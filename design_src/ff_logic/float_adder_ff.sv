==> flow/design.v <==
`timescale 1ns / 1ps
module float_adder_ff(
    input clk_i,
    input rst_i,
    input start_i,
    output busy_o,
    input [31:0] in_a,
    input [31:0] in_b,
    output reg [31:0] out_sum
);
localparam WAIT_FOR_INPUT = 2'b00;
localparam SHIFT_OPERANDS = 2'b01;
localparam CALCULATE_FSUM = 2'b10;
localparam NORMALIZE_FSUM = 2'b11;
logic [24:0] mantissa_a, mantissa_b;
logic [7:0] exponent_a, exponent_b;
logic sign_a, sign_b;
reg result_sign;
reg [7:0] result_exponent, normalized_exponent;
reg [22:0] result_mantissa;
logic [1:0] state;
assign busy_o = (state > 0);
logic [7:0] exponent_ab_diff, exponent_ba_diff;
logic [24:0] shifted_mantissa_a, shifted_mantissa_b;
logic [24:0] shifted_mantissa_a_reg, shifted_mantissa_b_reg;
assign exponent_ab_diff = exponent_a - exponent_b;
assign exponent_ba_diff = exponent_b - exponent_a;
assign shifted_mantissa_a = mantissa_a >> exponent_ba_diff;
assign shifted_mantissa_b = mantissa_b >> exponent_ab_diff;
logic [24:0] mantissa_sum;
logic normalized;
logic [7:0] normalization_current, normalization_diff, normalization_current_dec;
logic [7:0] result_exponent_inc, result_exponent_dec;
logic [24:0] left_shifted_mantissa_sum, right_shifted_mantissa_sum;
assign result_exponent_inc = result_exponent + 1;
assign right_shifted_mantissa_sum = mantissa_sum >> 1;
assign normalization_current_dec = normalization_current - 1;
assign normalization_diff = 23 - normalization_current;
assign left_shifted_mantissa_sum = mantissa_sum << normalization_diff;
assign result_exponent_dec = result_exponent - normalization_diff;
always_ff @(posedge clk_i) begin
    if (rst_i) begin
        state <= WAIT_FOR_INPUT;
        sign_a <= 1'b0;
        sign_b <= 1'b0;
        exponent_a <= 8'b00000000;
        exponent_b <= 8'b00000000;
        mantissa_a <= 23'b00000000000000000000000;
        mantissa_b <= 23'b00000000000000000000000;
        out_sum <= 32'h00000000;
        normalized = 1'b0;
        normalization_current = 8'd22;
    end else begin
        case (state)
            WAIT_FOR_INPUT:  
                if (start_i) begin
                    state <= SHIFT_OPERANDS;
                    sign_a <= in_a[31];
                    sign_b <= in_b[31];
                    exponent_a <= in_a[30:23];
                    exponent_b <= in_b[30:23];
                    mantissa_a <= {2'b01, in_a[22:0]};
                    mantissa_b <= {2'b01, in_b[22:0]};
                end
            SHIFT_OPERANDS:  
                begin
                    state <= CALCULATE_FSUM;
                    if (exponent_a >= exponent_b) begin
                        shifted_mantissa_a_reg <= mantissa_a;
                        shifted_mantissa_b_reg <= shifted_mantissa_b;
                        result_exponent <= exponent_a;
                    end else begin
                        shifted_mantissa_a_reg <= shifted_mantissa_a;
                        shifted_mantissa_b_reg <= mantissa_b;
                        result_exponent <= exponent_b;
                    end
                end
            CALCULATE_FSUM:  
                begin
                    state <= NORMALIZE_FSUM;
                    if (sign_a == sign_b) begin
                        mantissa_sum <= shifted_mantissa_a_reg + shifted_mantissa_b_reg;
                        result_sign <= sign_a;
                    end else begin
                        if (shifted_mantissa_a_reg >= shifted_mantissa_b_reg) begin
                            mantissa_sum <= shifted_mantissa_a_reg - shifted_mantissa_b_reg;
                            result_sign <= sign_a;
                        end else begin
                            mantissa_sum <= shifted_mantissa_b_reg - shifted_mantissa_a_reg;
                            result_sign <= sign_b;
                        end
                    end
                end
            NORMALIZE_FSUM:  
                begin
                    if (normalized) begin
                        state <= WAIT_FOR_INPUT;
                        out_sum <= {result_sign, normalized_exponent, result_mantissa};
                    end else begin
                        if (mantissa_sum[24] == 1) begin  
                            result_mantissa <= right_shifted_mantissa_sum[22:0];
                            normalized_exponent <= result_exponent_inc;
                            normalized <= 1'b1;
                        end else if (mantissa_sum[23] == 1) begin  
                            result_mantissa <= mantissa_sum[22:0];
                            normalized_exponent <= result_exponent;
                            normalized <= 1'b1;
                        end else if (mantissa_sum[normalization_current] == 1) begin  
                            result_mantissa <= left_shifted_mantissa_sum[22:0];
                            normalized_exponent <= result_exponent_dec;
                            normalized <= 1'b1;
                        end else if (normalization_current == 0) begin  
                            result_mantissa <= mantissa_sum[22:0];
                            normalized_exponent <= result_exponent;
                            normalized <= 1'b1;
                        end else begin  
                            normalization_current <= normalization_current_dec;
                        end
                    end
                end
        endcase
    end
end
endmodule
Reports on float_adder_ff:

Tool output for the design above, in the order of the flow.
Line numbers count from 1 in the design file above.
Not given: --

* top module: float_adder_ff
* clock: clk_i
* standard-cell library: sky130hd
* corner: tt_025C_1v80

Elaborated design:

Yosys after proc, flatten, opt, wreduce and memory -nomap, before mapping. Memory bits, and registers merged into a memory's read port (data or address), are not among the register bits. Print and check cells are not counted. Equal cells are merged and count once.

* bits in registers: 224
* bits in latches: 0
* RAM bits: 0
* ROM bits: 0
* word width x clocked read ports: 0
* memory cells: 0
* bits of input ports: 67
* cells after elaboration: 81

* add/subtract/negate cells: 9
* multipliers: 0
* divide/modulo/power cells: 0
* $lt $le $gt $ge: 3
* eq/ne operators: 6
* shift operators: 4
* muxes and demuxes: 23
* bitwise operators: 6
* reduce/logical cells: 11

Operator list (count)
* 23-bit two-way mux: 4
* 24-bit by 8-bit right shift with 25-bit output: 2
* 25-bit subtractor: 2
* 25-bit two-way mux: 2
* 24-bit two-way mux: 2
* 8-bit two-way mux: 5
* 25-bit adder: 1
* 25-bit >= comparator: 1
* 25-bit by 8-bit indexed select with 1-bit output: 1
* 25-bit by 8-bit << shifter with 23-bit output: 1
* 8-bit subtractor: 3
* 2-bit AND reduction: 4
* 4-bit nonzero test: 2
* 5-bit by 8-bit subtractor with 8-bit output (first input constant): 1
* 8-bit by 1-bit adder with 8-bit output (second input constant): 1
* 8-bit by 1-bit subtractor with 8-bit output (second input constant): 1
* 8-bit >= comparator: 1
* 8-bit zero test: 1
* 2-bit parallel mux with 4-bit select: 1
* 1-bit two-way mux: 7
* 1-bit inverter: 6
* 6-bit AND reduction: 1
* 2-bit == test (second input constant): 2
* 2-bit != test (second input constant): 2
* 4-bit AND reduction: 1
* 2-bit two-way mux: 2
* 3-bit AND reduction: 1
* 2-bit by 1-bit > comparator with 1-bit output (second input constant): 1

Not listed: further kinds 3, cells in them 3.

Longest topological paths:

Longest topological path by Yosys (ltp), each cell counted once; first at word level (registers and memories cut), then after technology mapping (sequential cells cut; the memories' decode and read muxes count).

* depth after elaboration: 6
* ABC_AREA: 0
* depth in mapped cells: 16
* gate-level depth less buffers: 14

Netlist:

The flow's flattened synthesis, as Yosys stat reports it; memories are mapped. The netlist is that of the ABC_AREA named above (0 if unset); the other value can give another one.

* cell count: 1975
* chip area (Yosys): 16452.0 um^2
* sequential area: 5595.4 um^2
* flip-flop cells: 223
* buffer cells: 135

Cells by type
* sky130_fd_sc_hd__edfxtp_1: count 113, area in all 3.39E+03 um^2
* sky130_fd_sc_hd__dfxtp_1: count 110, area in all 2.2E+03 um^2
* sky130_fd_sc_hd__nand2_1: count 391, area in all 1.47E+03 um^2
* sky130_fd_sc_hd__ha_1: count 101, area in all 1.26E+03 um^2
* sky130_fd_sc_hd__a21oi_1: count 216, area in all 1.08E+03 um^2
* sky130_fd_sc_hd__mux4_2: count 31, area in all 698.17 um^2
* sky130_fd_sc_hd__mux2i_1: count 49, area in all 490.47 um^2
* sky130_fd_sc_hd__nor2_1: count 122, area in all 457.939 um^2
* sky130_fd_sc_hd__o21ai_0: count 86, area in all 430.413 um^2
* sky130_fd_sc_hd__inv_1: count 104, area in all 390.374 um^2
* sky130_fd_sc_hd__clkbuf_1: count 91, area in all 341.578 um^2
* sky130_fd_sc_hd__xnor2_1: count 38, area in all 332.819 um^2
* sky130_fd_sc_hd__a21o_1: count 34, area in all 255.245 um^2
* sky130_fd_sc_hd__a211oi_1: count 26, area in all 195.187 um^2
* sky130_fd_sc_hd__xor2_1: count 21, area in all 183.926 um^2
* sky130_fd_sc_hd__nor3_1: count 34, area in all 170.163 um^2
* sky130_fd_sc_hd__mux2_2: count 15, area in all 168.912 um^2
* sky130_fd_sc_hd__nand3_1: count 33, area in all 165.158 um^2

Other cell types: 79; their cells: 360.

Path before layout:

Path of least setup slack by OpenSTA after synthesis, without wires, with an ideal clock, recovery checks aside; 20% of the period is set as input and as output delay. Where synthesis merged equal registers, the netlist keeps one of their names.

* path kind: register to register
* start point: register normalization_current[1]
* end point: register normalized_exponent[0]
* period: 6.21 ns
* setup time: 0.464 ns
* launch time at the first pin: 0.000 ns
* data arrival time: 3.959 ns
* data required time: 5.746 ns
* path slack: 1.787 ns
* path delay: 4.423 ns
* stages on the path: 9
* path buffers: 1
* period reached after synthesis: 4.423 ns

"path delay" is the arrival time less input delay plus setup time.
"stages on the path" counts driving pins, that of a launching flip-flop among them; a cell with two outputs on the path counts twice.
"period reached after synthesis" = period - worst setup slack (recovery checks aside). The figure is calculated, with input and output delays left at 20% of the set period.
Between the ends stands the longest chain of elaborated cells between them, by number of cells; it is not shown to be the way that was timed. Of several equally long chains one is given.
Each line given opens the expression or statement behind the cell; cells for indexed reads and writes are added by Yosys, which also makes memories of some case tables.
A register here has more assigning lines than the two given.
The path ends at the enable pin of a flip-flop; only ways to that pin are counted.

* path through: sky130_fd_sc_hd__dfxtp_1 -> sky130_fd_sc_hd__buf_4 -> sky130_fd_sc_hd__mux2i_1 -> sky130_fd_sc_hd__mux2i_4 -> sky130_fd_sc_hd__mux4_2 -> sky130_fd_sc_hd__mux2i_1 -> sky130_fd_sc_hd__and2b_1 -> sky130_fd_sc_hd__nand3b_1 -> sky130_fd_sc_hd__nor3b_1
* length of the longest elaborated chain: 3
* elaborated cells between the ends (all ways): 4
* classes of those cells: shift (1); reduce/logical (3)

Ends and longest elaborated chain, post-synthesis
* start, declared: line 32 `logic [7:0] normalization_current, normalization_diff, normalization_current_dec;`
* start, assigned: line 52 `normalization_current = 8'd22;`
* start, assigned: line 117 `normalization_current <= normalization_current_dec;`
* 25-bit by 8-bit indexed select with 1-bit output: line 108 `end else if (mantissa_sum[normalization_current] == 1) begin`
* 4-bit nonzero test
* 4-bit AND reduction
* end, assigned: line 106 `normalized_exponent <= result_exponent;`
* end, assigned: line 110 `normalized_exponent <= result_exponent_dec;`
* end, declared: line 19 `reg [7:0] result_exponent, normalized_exponent;`

Path in the finished layout:

Path of least setup slack in the final report of job 2 (OpenROAD, finished layout, wires in). Where an end is a register, its clock arrival counts in the times.

* path kind: register to register
* start point: register exponent_a[0]
* end point: register shifted_mantissa_a_reg[3]
* period: 5.0 ns
* setup time: 0.20 ns
* launch time at the first pin: 0.52 ns
* data arrival time: 4.38 ns
* data required time: 5.30 ns
* path slack: 0.93 ns
* stages on the path: 13
* path buffers: 4

Between the ends stands the longest chain of elaborated cells between them, by number of cells; it is not shown to be the way that was timed. Of several equally long chains one is given.

* path through: sky130_fd_sc_hd__dfxtp_1 -> sky130_fd_sc_hd__inv_1 -> sky130_fd_sc_hd__ha_1 -> sky130_fd_sc_hd__clkbuf_1 -> sky130_fd_sc_hd__clkbuf_1 -> sky130_fd_sc_hd__buf_2 -> sky130_fd_sc_hd__buf_1 -> sky130_fd_sc_hd__nand3_1 -> sky130_fd_sc_hd__nor2_1 -> sky130_fd_sc_hd__a21oi_1 -> sky130_fd_sc_hd__nor3_1 -> sky130_fd_sc_hd__a31oi_1 -> sky130_fd_sc_hd__o21ai_0
* length of the longest elaborated chain: 3
* elaborated cells between the ends (all ways): 4
* classes of those cells: add/sub (1); compare (1); shift (1); mux (1)

Ends and longest elaborated chain, after layout
* start, declared: line 16 `logic [7:0] exponent_a, exponent_b;`
* start, assigned: line 46 `exponent_a <= 8'b00000000;`
* start, assigned: line 60 `exponent_a <= in_a[30:23];`
* 8-bit subtractor: line 27 `assign exponent_ba_diff = exponent_b - exponent_a;`
* 24-bit by 8-bit right shift with 25-bit output: line 28 `assign shifted_mantissa_a = mantissa_a >> exponent_ba_diff;`
* 24-bit two-way mux: line 68 `if (exponent_a >= exponent_b) begin`
* end, assigned: line 69 `shifted_mantissa_a_reg <= mantissa_a;`
* end, assigned: line 73 `shifted_mantissa_a_reg <= shifted_mantissa_a;`
* end, declared: line 25 `logic [24:0] shifted_mantissa_a_reg, shifted_mantissa_b_reg;`

# Flow runs of float_adder_ff

float_adder_ff through Yosys and OpenROAD on sky130hd: 2 stored runs, unordered, with their settings and measured results. The constraints put input and output delay at 20% of the set period each and load the outputs with 0.01 pF.
"allowed time less slack (worst setup path)" is the time allowed to the run's worst setup path (the clock period less input and output delay, where it has them) less its slack. Clock arrival times count: a late capture clock shortens it, a late launch clock lengthens it.
"power consumption" is the tool's figure for a default switching activity; nothing was simulated.

### Job 1

==> flow/run.sh <==
#!/bin/bash
# the make line also repeats the synthesis and layout settings of config.mk as NAME=value (left out here)
make -C /OpenROAD-flow-scripts/flow DESIGN_CONFIG=/design/flow/config.mk WORK_HOME=/design/flow/orfs CLKGATE_MAP_FILE= finish
==> flow/config.mk <==
export PLATFORM = sky130hd
export DESIGN_NAME = float_adder_ff
export DESIGN_NICKNAME = float_adder_ff
export VERILOG_FILES = /design/flow/design.v
export SDC_FILE = /design/flow/constraint.sdc
export NUM_CORES = 4
export LEC_CHECK = 0
export CAP_MARGIN = 20
export CELL_PAD_IN_SITES_DETAIL_PLACEMENT = 0
export CELL_PAD_IN_SITES_GLOBAL_PLACEMENT = 3
export CORE_MARGIN = 2
export CORE_UTILIZATION = 57
export CTS_CLUSTER_DIAMETER = 180
export GPL_ROUTABILITY_DRIVEN = 1
export GPL_TIMING_DRIVEN = 1
export MAX_ROUTING_LAYER = met5
export MIN_ROUTING_LAYER = met1
export PLACE_DENSITY = 0.39
export SETUP_SLACK_MARGIN = 0.91
export SLEW_MARGIN = 25
==> flow/constraint.sdc <==
create_clock -name core_clock -period 5.91 [get_ports {clk_i}]
set_input_delay 1.1820 -clock core_clock [delete_from_list [all_inputs] [get_ports {clk_i}]]
set_output_delay 1.1820 -clock core_clock [all_outputs]
set_load 0.01 [all_outputs]

Outcome of job 1: not finished: placement ended with error GPL-0301

### Job 2

==> flow/run.sh <==
#!/bin/bash
# the make line also repeats the synthesis and layout settings of config.mk as NAME=value (left out here)
make -C /OpenROAD-flow-scripts/flow DESIGN_CONFIG=/design/flow/config.mk WORK_HOME=/design/flow/orfs CLKGATE_MAP_FILE= finish
==> flow/config.mk <==
export PLATFORM = sky130hd
export DESIGN_NAME = float_adder_ff
export DESIGN_NICKNAME = float_adder_ff
export VERILOG_FILES = /design/flow/design.v
export SDC_FILE = /design/flow/constraint.sdc
export NUM_CORES = 4
export LEC_CHECK = 0
export CAP_MARGIN = 20
export CORE_ASPECT_RATIO = 0.65
export CORE_MARGIN = 2
export CORE_UTILIZATION = 50
export GPL_TIMING_DRIVEN = 0
export PLACE_DENSITY = 0.37
export SLEW_MARGIN = 20
==> flow/constraint.sdc <==
create_clock -name core_clock -period 5.0 [get_ports {clk_i}]
set_input_delay 1.0000 -clock core_clock [delete_from_list [all_inputs] [get_ports {clk_i}]]
set_output_delay 1.0000 -clock core_clock [all_outputs]
set_load 0.01 [all_outputs]

Results of job 2:
- Std-cell area (final layout): 18829.3 um^2
- Allowed time less slack (worst setup path): 4.07 ns
- Worst path kind: register to register
- Worst setup slack after layout: 0.930 ns
- Post-layout utilization: 58.2%
- Chip area in the Yosys report: 16452.0 um^2
- Worst hold slack in the final report: 0.451 ns
- Die area: 34404.6 um^2
- Power consumption: 5.132 mW
